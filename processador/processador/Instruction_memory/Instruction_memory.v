==> flow/design.v <==
module Instructions_memory(clock, address, instrucao);
	input clock;
	input [9:0] address;
	output [31:0] instrucao;
	integer clock0 = 0;
	reg [31:0] RAM[80:0];
	always @ (posedge clock) begin
		if (clock0 == 0) begin
			RAM[1] = 32'b100011_00000_11111_0000000000000001;
			RAM[2] = 32'b101010_00000_11110_0000000000000000;
			RAM[3] = 32'b100011_00000_11111_0000000000000001;
			RAM[4] = 32'b100010_00000_00000_0000000000000000;
			RAM[5] = 32'b100011_00000_00001_0000000000000001;
			RAM[6] = 32'b100011_00000_00100_0000000000000000;
			RAM[7] = 32'b100011_00000_00010_0000000000000001;
			RAM[8] = 32'b100011_00000_00011_0000000000000001;
			RAM[9] = 32'b000000_00000_00001_00000_00000_000010;
			RAM[10] = 32'b000100_00000_00100_0000000000111101;
			RAM[11] = 32'b000000_00000_00001_00000_00000_000010;
			RAM[12] = 32'b000100_00000_00100_0000000000111101;
			RAM[13] = 32'b000000_00010_00011_11111_00000_000001;
			RAM[14] = 32'b000000_00000_00001_00000_00000_000010;
			RAM[15] = 32'b000100_00000_00100_0000000000111101;
			RAM[16] = 32'b101010_00000_11111_0000000000000000;
			RAM[17] = 32'b100010_00000_00010_0000000000000000;
			RAM[18] = 32'b000000_00010_00011_11111_00000_000001;
			RAM[19] = 32'b000000_00000_00001_00000_00000_000010;
			RAM[20] = 32'b000100_00000_00100_0000000000111101;
			RAM[21] = 32'b101010_00000_11111_0000000000000000;
			RAM[22] = 32'b100010_00000_00011_0000000000000000;
			RAM[23] = 32'b010000_00000000000000000000001100;
			RAM[25] = 32'b100011_00000_11111_0000000000000010;
			RAM[26] = 32'b101010_00000_11110_0000000000000000;
			RAM[27] = 32'b100010_00000_11111_0000000000000000;
			RAM[28] = 32'b100010_00000_00000_0000000000000000;
			RAM[29] = 32'b100011_00000_00001_0000000000000001;
			RAM[30] = 32'b100011_00000_00010_0000000000000000;
			RAM[31] = 32'b000000_00000_00001_00000_00000_000010;
			RAM[32] = 32'b000100_00000_00010_0000000000111101;
			RAM[33] = 32'b000000_11111_00000_11111_00000_001001;
			RAM[34] = 32'b010000_00000000000000000000011111;
			RAM[35] = 32'b100011_00000_11111_0000000000000011;
			RAM[36] = 32'b101010_00000_11110_0000000000000000;
			RAM[37] = 32'b100010_00000_11111_0000000000000000;
			RAM[38] = 32'b100011_00000_00001_0000000000000010;
			RAM[39] = 32'b000000_11111_00001_11111_00000_000111;
			RAM[40] = 32'b000000_11111_00001_11111_00000_001000;
			clock0 <= 0;
		end
	end
	assign instrucao = RAM[address];
endmodule
From RTL to reports: Instructions_memory
What the tools print for Instructions_memory, step after step.
Line numbers count from 1 in the design file above.
Cell names lack the library's common part.
A cell with - has no value.
- design top: Instructions_memory
- clock input: clock
- cell library: sky130hd
- timing corner: tt_025C_1v80

Elaborated design
Source: Yosys, flattened and elaborated. Widths are those after wreduce; folded enables and synchronous resets count as part of the registers. Registers that Yosys merges into a memory's read port (data or address) are not register bits. Print and check cells do not count. Equal cells are merged and count once.
- output and inout port bits at 32
- bits in read-only memories at 0
- noted latch bits: 0
- memory bits (writable): 0
- clocked read ports x word width at 0
- noted bits in registers: 0
- word-level cells: 91
- noted memories kept: 0
- noted shift operators: 0
- add/subtract/negate cells: 0
- multiplexer cells: 1
- magnitude comparators at 0
- bitwise operators at 0
- reductions and logical operators: 10
- noted multipliers: 0
- equality and inequality tests at 80
- divide/modulo/power cells at 0
- operators with widths (kind ; number):
    32-bit parallel mux with 66-bit select ; 1
    7-bit by 6-bit equality test with 1-bit output (second input constant) ; 32
    7-bit equality test (second input constant) ; 17
    7-bit by 5-bit equality test with 1-bit output (second input constant) ; 16
    7-bit by 4-bit equality test with 1-bit output (second input constant) ; 8
    7-bit by 3-bit equality test with 1-bit output (second input constant) ; 4
    7-bit by 2-bit equality test with 1-bit output (second input constant) ; 2
    2-bit OR reduction ; 6
    7-bit by 1-bit equality test with 1-bit output (second input constant) ; 1
    7-bit logical NOT ; 1
    5-bit OR reduction ; 1
    4-bit OR reduction ; 1
    3-bit OR reduction ; 1

Depth
Yosys ltp: most cells in a row. Word level: on the elaborated netlist, between registers, memories and ports. Mapped: between sequential cells and ports; inverters and the memories' decode and read muxes count.
- word-level depth at 3
- noted ABC_AREA: 0
- gate-level depth with buffers: 9
- mapped depth without buffers: 6

Netlist
Source: synth_stat.txt of the flow (Yosys; design flattened, memories mapped). It holds for the ABC_AREA given above (unset counts as 0); a run with the other value may have another netlist.
The area totals of this step are shown rounded.
- cell types (cell type ; number ; total area (um2)):
    buf_4 ; 20 ; 150.144
    nand3_1 ; 10 ; 50.048
    o21ai_0 ; 10 ; 50.048
    buf_2 ; 9 ; 45.043
    nand2_1 ; 12 ; 45.043
    nor2_1 ; 12 ; 45.043
    nor4b_2 ; 3 ; 45.043
    nand4_1 ; 6 ; 37.536
    a21oi_1 ; 7 ; 35.034
    nor3_1 ; 7 ; 35.034
    xnor2_1 ; 4 ; 35.034
    nand2b_1 ; 5 ; 31.28
    nand3b_1 ; 4 ; 30.029
    or4b_4 ; 2 ; 27.526
    or3b_1 ; 3 ; 26.275
    xor2_1 ; 3 ; 26.275
    and4bb_2 ; 2 ; 25.024
    or3_1 ; 4 ; 25.024
Other cell types: 35; their cells: 49.
- mapped area at 1140 um2
- sequential area: 0.0 um2
- flip-flops: 0
- buffer cells: 33
- cell count at 172

Worst setup path after synthesis
Source: OpenSTA report_checks on the synthesized netlist (no wires, ideal clock, input and output delay 20% of the period each), path of least setup slack; recovery checks are left aside. Register names are those of the netlist, which keeps one name where synthesis merged equal registers.
- kind: input port to output port
- from: input address[0]
- to: output instrucao[12]
- noted input delay: 582 ps
- setup slack at 52 ps
- noted time at the first pin: 582 ps
- buffers on the path: 4
- noted clock period: 2910 ps
- arrival: 2276 ps
- driving pins on the path at 7
- required time at 2328 ps
- path delay at 1694 ps
- noted output delay: 582 ps
- noted synthesis period reached: 2858 ps
"path delay" is the arrival time less input delay plus setup time.
At an output port there is no setup time.
"driving pins on the path": output pins that drive a net of the path, with the launching flip-flop's if there is one; two outputs of one cell count as two.
"synthesis period reached" = period - worst setup slack (recovery checks aside). The figure is calculated, with input and output delays left at 20% of the set period.
The rows between start and end are the longest chain of elaborated cells between them; the timing report does not say that the signal goes this way. Where chains are equally long, one stands for them.
Each line given opens the expression or statement behind the cell; cells for indexed reads and writes are added by Yosys, which also makes memories of some case tables.
- cell sequence: buf_2 buf_2 buf_2 xnor2_1 o32a_1 o21ai_0 buf_4
- noted cells in the longest elaborated chain: 3
- ends and longest elaborated chain, post-synthesis (item ; RTL line ; text):
    start: declaration ; 3 ; input [9:0] address;
    7-bit by 6-bit equality test with 1-bit output ; 51 ; assign instrucao = RAM[address];
    2-bit OR reduction ; - ;
    32-bit parallel mux with 66-bit select ; 51 ;
    end: declaration ; 4 ; output [31:0] instrucao;
Some nets on the timed path still bear RTL names; the line given drives or declares the net.
- nets with RTL names, path post-synthesis (net ; RTL line):
    instrucao[11] ; 51

Timing after layout
Path of least setup slack in the final report of run B (OpenROAD, finished layout, wires in). Where an end is a register, its clock arrival counts in the times.
The report prints the path's times to 10 ps; the period is as set.
- kind: input port to output port
- from: input address[6]
- to: output instrucao[16]
- setup slack at 640 ps
- noted time at the first pin: 990 ps
- noted output delay: 990 ps
- driving pins on the path at 9
- arrival: 3320 ps
- noted clock period: 4950 ps
- required time at 3960 ps
- noted input delay: 990 ps
- buffers on the path: 4
The rows between start and end are the longest chain of elaborated cells between them; the timing report does not say that the signal goes this way. Where chains are equally long, one stands for them.
- cell sequence: clkdlybuf4s50_1 buf_6 or4b_4 a211o_1 o21ai_2 nor3_2 buf_4 a221o_1 dlygate4sd2_1
- noted cells in the longest elaborated chain: 3
- ends and longest elaborated chain, after layout (item ; RTL line ; text):
    start: declaration ; 3 ; input [9:0] address;
    7-bit by 6-bit equality test with 1-bit output ; 51 ; assign instrucao = RAM[address];
    2-bit OR reduction ; - ;
    32-bit parallel mux with 66-bit select ; 51 ;
    end: declaration ; 4 ; output [31:0] instrucao;

Lab notebook: Instructions_memory

Measured data: module Instructions_memory, platform sky130hd, 2 stored runs of the flow under differing settings, order arbitrary. Input and output delays are each 20% of the period that was set; the output load is 0.01 pF.
"period reached" is the run's clock period less its worst setup slack. It is reckoned from that one timing run; input and output delays stay at 20% of the period that was set.
"worst setup path time" = time allowed to the worst setup path (clock period - input delay - output delay, where it has them) - its slack; a late launch clock adds to it, a late capture clock takes from it.
By "power consumption" is meant OpenSTA's value without simulated activity: inputs other than the clock are taken to toggle once in ten clock periods, and the tool carries that through the logic.
"worst setup path time" is known to 10 ps.
Measured values are rounded.

Run A

==> flow/run.sh <==
#!/bin/bash
# the make line also repeats the synthesis and layout settings of config.mk as NAME=value (left out here)
make -C /OpenROAD-flow-scripts/flow DESIGN_CONFIG=/design/flow/config.mk WORK_HOME=/design/flow/orfs CLKGATE_MAP_FILE= finish
==> flow/config.mk <==
export PLATFORM = sky130hd
export DESIGN_NAME = Instructions_memory
export DESIGN_NICKNAME = Instructions_memory
export VERILOG_FILES = /design/flow/design.v
export SDC_FILE = /design/flow/constraint.sdc
export NUM_CORES = 4
export LEC_CHECK = 0
export CAP_MARGIN = 20
export CORE_MARGIN = 2
export CORE_UTILIZATION = 42
export CTS_CLUSTER_DIAMETER = 149
export CTS_CLUSTER_SIZE = 75
export HOLD_SLACK_MARGIN = 0.0
export MAX_ROUTING_LAYER = met5
export MIN_ROUTING_LAYER = met2
export PLACE_DENSITY_LB_ADDON = 0.24
export SLEW_MARGIN = 35
==> flow/constraint.sdc <==
create_clock -name core_clock -period 3.04 [get_ports {clock}]
set_input_delay 0.6080 -clock core_clock [delete_from_list [all_inputs] [get_ports {clock}]]
set_output_delay 0.6080 -clock core_clock [all_outputs]
set_load 0.01 [all_outputs]

Run A: no final report: routing broke off with GRT-0232.

Run B

==> flow/run.sh <==
#!/bin/bash
# the make line also repeats the synthesis and layout settings of config.mk as NAME=value (left out here)
make -C /OpenROAD-flow-scripts/flow DESIGN_CONFIG=/design/flow/config.mk WORK_HOME=/design/flow/orfs CLKGATE_MAP_FILE= finish
==> flow/config.mk <==
export PLATFORM = sky130hd
export DESIGN_NAME = Instructions_memory
export DESIGN_NICKNAME = Instructions_memory
export VERILOG_FILES = /design/flow/design.v
export SDC_FILE = /design/flow/constraint.sdc
export NUM_CORES = 4
export LEC_CHECK = 0
export ABC_AREA = 0
export CAP_MARGIN = 30
export CELL_PAD_IN_SITES_DETAIL_PLACEMENT = 0
export CELL_PAD_IN_SITES_GLOBAL_PLACEMENT = 0
export CORE_MARGIN = 2
export CORE_UTILIZATION = 37
export GPL_TIMING_DRIVEN = 0
export PLACE_DENSITY_LB_ADDON = 0.02
export SETUP_SLACK_MARGIN = 0.6
export SLEW_MARGIN = 20
export TNS_END_PERCENT = 95
==> flow/constraint.sdc <==
create_clock -name core_clock -period 4.95 [get_ports {clock}]
set_input_delay 0.9900 -clock core_clock [delete_from_list [all_inputs] [get_ports {clock}]]
set_output_delay 0.9900 -clock core_clock [all_outputs]
set_load 0.01 [all_outputs]

Measured in run B:
- noted the power consumption: 157 uW
- lowest hold slack at 2630 ps
- period reached at 4314 ps
- sum of negative setup slack: 0 ps
- die outline area at 3540 um2
- noted the worst setup path time: 2330 ps
- kind of the worst setup path: input port to output port
- post-route utilization at 0.62
- noted the chip area in the Yosys report: 1140 um2
- noted the setup slack of the critical path: 636 ps
- standard-cell area after routing at 1860 um2
